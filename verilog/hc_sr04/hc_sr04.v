==> flow/design.v <==
module hc_sr04 (
	input trigger,
	input echo,
	input clock,
	output[31:0] range,
	output busy
);
	reg busy_aux = 1'b0;
	reg[31:0] echo_count = 32'b0;
	always @(negedge clock) begin
		if (trigger == 1'b1)
			begin
				busy_aux <= 1'b0;
				echo_count <= 32'b0;
			end
		else
			begin
				if (echo == 1'b1)
					begin
						busy_aux <= 1'b1;
						echo_count <= echo_count + 32'b1;
					end
				else
					busy_aux <= 1'b0;
			end
	end
	assign busy	= busy_aux;
	assign range = echo_count;
endmodule
From RTL to reports: hc_sr04

The steps from the RTL of hc_sr04 to its reports follow in flow order.
Lines are those of the file above, counted from 1.
Operators carry their Yosys type and port widths (W data, S select, Z words).
The mark n/a stands for no value.

Design top: hc_sr04
Clock input: clock
Standard-cell library: sky130hd
Corner: tt_025C_1v80

Word-level counts

Source: Yosys, flattened and elaborated, memories not mapped. Widths are those after wreduce; folded enables and synchronous resets count as part of the registers. Registers that Yosys merges into a memory's read port (data or address) are not register bits. Print and check cells do not count. Equal cells are merged and count once.

$add $sub $neg: 1
Mux-type cells: 1

Operators by type and width:

| cell                    | number |
| $add A32 B1 Y32 const B | 1 |
| $mux W1                 | 1 |

Flip-flop bits (word level): 33
Bits of input ports: 3

Longest topological paths

Longest topological path by Yosys (ltp), each cell counted once; first at word level (registers and memories cut), then after technology mapping (sequential cells cut; the memories' decode and read muxes count).

Depth after elaboration: 1
ABC_AREA: 0
Gate-level depth with buffers: 7
Gate-level depth less buffers: 5

Netlist

The flow's flattened synthesis, as Yosys stat reports it; memories are mapped. The netlist is that of the ABC_AREA named above (0 if unset); the other value can give another one.

Cells in the netlist: 178
Cell area after synthesis: 1549.0 um^2
Sequential part of the area: 660.6 um^2
Flip-flops: 33
Buffers: 11

Cells by type:

| type                      | number |
| sky130_fd_sc_hd__dfxtp_1  | 33 |
| sky130_fd_sc_hd__a21oi_1  | 16 |
| sky130_fd_sc_hd__o31ai_1  | 10 |
| sky130_fd_sc_hd__or4_1    | 10 |
| sky130_fd_sc_hd__xor2_1   | 7 |
| sky130_fd_sc_hd__nor2_1   | 16 |
| sky130_fd_sc_hd__nand4_1  | 8 |
| sky130_fd_sc_hd__nand2_1  | 12 |
| sky130_fd_sc_hd__and4_1   | 5 |
| sky130_fd_sc_hd__xnor2_1  | 5 |
| sky130_fd_sc_hd__nand3_1  | 8 |
| sky130_fd_sc_hd__or3_1    | 6 |
| sky130_fd_sc_hd__mux2_2   | 3 |
| sky130_fd_sc_hd__o21ai_0  | 6 |
| sky130_fd_sc_hd__clkbuf_1 | 7 |
| sky130_fd_sc_hd__nor2b_1  | 4 |
| sky130_fd_sc_hd__nand4_4  | 1 |
| sky130_fd_sc_hd__and3_1   | 3 |

Not listed: further types 13, cells in them 18.

Add stored flow runs of hc_sr04

Below are 2 stored runs of the flow (Yosys, OpenROAD; platform sky130hd) on hc_sr04, each with its settings and what was measured, unordered. Constraints: input delay and output delay 20% of the set period each, output load 0.01 pF.
Settings: -- = not set for that run.

| name                                      | entry A | entry B |
| period_ns                                 | 4.84    | 6.99    |
| CORE_UTILIZATION                          | 19      | 54      |
| CORE_ASPECT_RATIO                         | 0.6     | --      |
| CELL_PAD_IN_SITES_GLOBAL_PLACEMENT        | 2       | --      |
| CELL_PAD_IN_SITES_DETAIL_PLACEMENT        | 1       | --      |
| TNS_END_PERCENT                           | 90      | 30      |
| GPL_ROUTABILITY_DRIVEN                    | 0       | --      |
| CAP_MARGIN                                | 0       | 25      |
| CORE_MARGIN                               | 2       | 2       |
| SLEW_MARGIN                               | 20      | 0       |
| PLACE_DENSITY                             | --      | 0.76    |
| ABC_AREA                                  | --      | 0       |
| MIN_ROUTING_LAYER                         | --      | met2    |
| MAX_ROUTING_LAYER                         | --      | met5    |
| overall die area (um^2)                   | 8914.6  | 3313.2  |
| standard-cell area after routing (um^2)   | 2361.0  | 2158.3  |
| setup slack of the worst path (ps)        | 72      | 305     |
| total negative setup slack (ps)           | 0       | 0       |
| netlist area reported by Yosys (um^2)     | 1549.0  | 1549.0  |
| worst hold slack in the final report (ps) | 486     | 494     |
